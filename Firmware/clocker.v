==> flow/design.v <==
module clocker(input clk, output reg a,b,z);
	reg[12:0] c;
	initial
	begin
		a = 1;
		b = 0;
		z = 0;
		c = 0;
	end
	always @(posedge clk)
	begin
		c = c+1;
		if(c == 2000)
		begin
			z = 1;
			c = 0;
		end
		else
			z = 0;
		case(c[1:0])
			2'b00: begin a = 1; b = 0; end
			2'b01: begin a = 1; b = 1; end
			2'b10: begin a = 1; b = 1; end
			2'b11: begin a = 1; b = 0; end
		endcase
	end
endmodule
Reports on clocker

The steps from the RTL of clocker to its reports follow in flow order.
Line numbers count from 1 in the design file above.
Cell names lack the library's common part.
Not given: --

Top: clocker
Clock input: clk
Cell library: sky130hd
Timing corner: tt_025C_1v80

Elaborated design

Yosys after proc, flatten, opt, wreduce and memory -nomap, before mapping. Enables and synchronous resets that opt folds into registers are not counted as muxes. Memory bits, and registers merged into a memory's read port (data or address), are not among the register bits. Print and check cells are not counted. Equal cells are merged and count once.

Reduce/logical cells: 3
Add/subtract/negate cells: 1
Multiplexer cells: 3
Equal/unequal tests: 4

Operator list:

| kind                                                       | count |
| 13-bit by 1-bit adder with 13-bit output with constant B   | 1 |
| 13-bit by 11-bit == test with 1-bit output with constant B | 1 |
| 2-bit == test with constant B                              | 2 |
| 2-bit OR reduction                                         | 2 |
| 2-bit by 1-bit == test with 1-bit output with constant B   | 1 |
| 2-bit zero test                                            | 1 |
| 1-bit case mux with 2-bit select                           | 1 |
| 2-bit 2-to-1 mux                                           | 1 |
| 1-bit 2-to-1 mux                                           | 1 |

Word-level cells: 15
Bits in registers: 15
Output and inout bits: 3
Input port bits: 1

Longest topological paths

Depth = most cells in a row (Yosys ltp): at word level without a register or memory, in the mapped netlist without a sequential cell, where the memories' decode and read muxes count.

Word-level depth: 6
ABC_AREA: 0
Gate-level depth with buffers: 6
Depth with buffers taken out: 6

Mapped cells and area

Yosys stat after the flow's synthesis: flattened, memories mapped to cells. It holds for the ABC_AREA given above (unset counts as 0); a run with the other value may have another netlist.

Flip-flops: 15
Buffers: 3
Sequential area: 300.3 um^2
Mapped area: 838.3 um^2
Cell count: 91

Cells by type:

| cell     | count | total area (um^2) |
| dfxtp_1  | 15    | 300.288 |
| xnor2_1  | 10    | 87.584 |
| a21oi_1  | 7     | 35.034 |
| nand2_1  | 9     | 33.782 |
| a21boi_1 | 4     | 30.029 |
| nor2_1   | 7     | 26.275 |
| ha_1     | 2     | 25.024 |
| nand3_1  | 5     | 25.024 |
| buf_6    | 2     | 22.522 |
| nor4_4   | 1     | 21.27 |
| nand3_2  | 2     | 20.019 |
| nor4_1   | 3     | 18.768 |
| nand3_4  | 1     | 17.517 |
| xor2_1   | 2     | 17.517 |
| o311ai_2 | 1     | 16.266 |
| nand4_1  | 2     | 12.512 |
| and4b_1  | 1     | 10.01 |
| nor3_1   | 2     | 10.01 |

Not listed: further types 14, cells in them 15.

Worst setup path after synthesis

Path of least setup slack by OpenSTA after synthesis, without wires, with an ideal clock, recovery checks aside; 20% of the period is set as input and as output delay. Where synthesis merged equal registers, the netlist keeps one of their names.

Path kind: reg-to-reg
Start: reg c[0]
End: reg c[0]
Clock period: 3910 ps
Buffers on the path: 0
Data required time: 3771 ps
Arrival time: 1867 ps
Launch time at the first pin: 0 ps
Slack: 1904 ps
Driving pins on the path: 7
Delay of the path: 2006 ps
Library setup time: 139 ps
Period reached after synthesis: 2006 ps

"delay of the path" = arrival - input delay + setup time.
"driving pins on the path": output pins that drive a net of the path, with the launching flip-flop's if there is one; two outputs of one cell count as two.
"period reached after synthesis" = period - worst setup slack (recovery checks aside). The figure is calculated, with input and output delays left at 20% of the set period.
Between the ends stands the longest chain of elaborated cells between them, by number of cells; it is not shown to be the way that was timed. Of several equally long chains one is given.
A line is the first line of the expression or statement that the cell stems from. Yosys adds cells for indexed reads and writes and turns some case tables into memories.

Cells stage by stage: dfxtp_1 ha_1 nand3_4 or3_1 a31o_1 nor4_4 a21oi_1
Length of the longest elaborated chain: 3
Elaborated cells on any way between the ends: 3
Source lines of those cells: 2
Those cells by class: 1 x add/sub; 1 x eq/ne; 1 x mux

RTL lines, path post-synthesis:

| element                                    | line | text |
| start, declared                            | 2    | `reg[12:0] c;` |
| start, assigned                            | 12   | `c = c+1;` |
| start, assigned                            | 16   | `c = 0;` |
| 13-bit by 1-bit adder with 13-bit output   | 12   |  |
| 13-bit by 11-bit == test with 1-bit output | 13   | `if(c == 2000)` |
| 2-bit 2-to-1 mux                           | 13   |  |
| end, assigned                              | 12   |  |
| end, assigned                              | 16   |  |
| end, declared                              | 2    |  |

Path in the finished layout

From the final timing report of flow run A: the path of least setup slack in the routed layout; clock arrival at registers is part of the times.
The path's times are printed in steps of 10 ps; the period is the one set.

Path kind: reg-to-reg
Start: reg c[1]
End: reg c[4]
Buffers on the path: 3
Library setup time: 140 ps
Driving pins on the path: 9
Launch time at the first pin: 280 ps
Slack: 40 ps
Arrival time: 1980 ps
Clock period: 1870 ps
Data required time: 2020 ps

Between the ends stands the longest chain of elaborated cells between them, by number of cells; it is not shown to be the way that was timed. Of several equally long chains one is given.

Cells stage by stage: dfxtp_4 buf_4 nand4_1 buf_4 nor4_2 nor3_2 nor4_4 buf_4 a21oi_1
Length of the longest elaborated chain: 2
Elaborated cells on any way between the ends: 2
Source lines of those cells: 2
Those cells by class: 1 x add/sub; 1 x eq/ne

RTL lines, path after layout:

| element                                    | line | text |
| start, declared                            | 2    | `reg[12:0] c;` |
| start, assigned                            | 12   | `c = c+1;` |
| start, assigned                            | 16   | `c = 0;` |
| 13-bit by 1-bit adder with 13-bit output   | 12   |  |
| 13-bit by 11-bit == test with 1-bit output | 13   | `if(c == 2000)` |
| end, assigned                              | 12   |  |
| end, assigned                              | 16   |  |
| end, declared                              | 2    |  |

# Flow runs of clocker

Top module clocker; platform sky130hd; tools Yosys and OpenROAD; 2 stored runs in no particular order. Input and output delays are each 20% of the period that was set; the output load is 0.01 pF.
By "reached clock period" is meant the clock period of the run minus its worst setup slack. This is arithmetic on one report: input and output delays are still those of the set period (20% each).
By "allowed time less slack (worst setup path)" is meant the share of the clock period that the worst setup path is allowed (20% is reserved at inputs, 20% at outputs), minus its slack. Clock arrival times at its registers enter into it.
By "power" is meant OpenSTA's value without simulated activity: inputs other than the clock are taken to toggle once in ten clock periods, and the tool carries that through the logic.
"allowed time less slack (worst setup path)" is given in steps of 10 ps.

## Flow run A

==> flow/run.sh <==
#!/bin/bash
# the make line also repeats the synthesis and layout settings of config.mk as NAME=value (left out here)
make -C /OpenROAD-flow-scripts/flow DESIGN_CONFIG=/design/flow/config.mk WORK_HOME=/design/flow/orfs CLKGATE_MAP_FILE= finish
==> flow/config.mk <==
export PLATFORM = sky130hd
export DESIGN_NAME = clocker
export DESIGN_NICKNAME = clocker
export VERILOG_FILES = /design/flow/design.v
export SDC_FILE = /design/flow/constraint.sdc
export NUM_CORES = 4
export LEC_CHECK = 0
export CAP_MARGIN = 20
export CELL_PAD_IN_SITES_DETAIL_PLACEMENT = 1
export CORE_MARGIN = 2
export CORE_UTILIZATION = 31
export CTS_CLUSTER_DIAMETER = 268
export HOLD_SLACK_MARGIN = -0.08
export SLEW_MARGIN = 25
export TNS_END_PERCENT = 55
==> flow/constraint.sdc <==
create_clock -name core_clock -period 1.87 [get_ports {clk}]
set_input_delay 0.3740 -clock core_clock [delete_from_list [all_inputs] [get_ports {clk}]]
set_output_delay 0.3740 -clock core_clock [all_outputs]
set_load 0.01 [all_outputs]

| result of flow run A | value |
|---|---|
| reached clock period | 1830 ps |
| die outline area | 3136.0 um^2 |
| power | 510.8 µW |
| utilization after layout | 44.6 % |
| chip area after synthesis (Yosys) | 838.3 um^2 |
| setup slack of the critical path | 40 ps |
| worst-case hold slack | 474 ps |
| allowed time less slack (worst setup path) | 1830 ps |
| kind of the worst setup path | reg-to-reg |

## Flow run B

==> flow/run.sh <==
#!/bin/bash
# the make line also repeats the synthesis and layout settings of config.mk as NAME=value (left out here)
make -C /OpenROAD-flow-scripts/flow DESIGN_CONFIG=/design/flow/config.mk WORK_HOME=/design/flow/orfs CLKGATE_MAP_FILE= finish
==> flow/config.mk <==
export PLATFORM = sky130hd
export DESIGN_NAME = clocker
export DESIGN_NICKNAME = clocker
export VERILOG_FILES = /design/flow/design.v
export SDC_FILE = /design/flow/constraint.sdc
export NUM_CORES = 4
export LEC_CHECK = 0
export CAP_MARGIN = 20
export CORE_MARGIN = 2
export CORE_UTILIZATION = 40
export SETUP_SLACK_MARGIN = 0.07
export SLEW_MARGIN = 20
==> flow/constraint.sdc <==
create_clock -name core_clock -period 2.09 [get_ports {clk}]
set_input_delay 0.4180 -clock core_clock [delete_from_list [all_inputs] [get_ports {clk}]]
set_output_delay 0.4180 -clock core_clock [all_outputs]
set_load 0.01 [all_outputs]

| result of flow run B | value |
|---|---|
| chip area after synthesis (Yosys) | 838.3 um^2 |
| reached clock period | 1930 ps |
| worst-case hold slack | 463 ps |
| die outline area | 2478.1 um^2 |
| utilization after layout | 48.1 % |
| allowed time less slack (worst setup path) | 1930 ps |
| kind of the worst setup path | reg-to-reg |
| setup slack of the critical path | 160 ps |
| power | 450.7 µW |
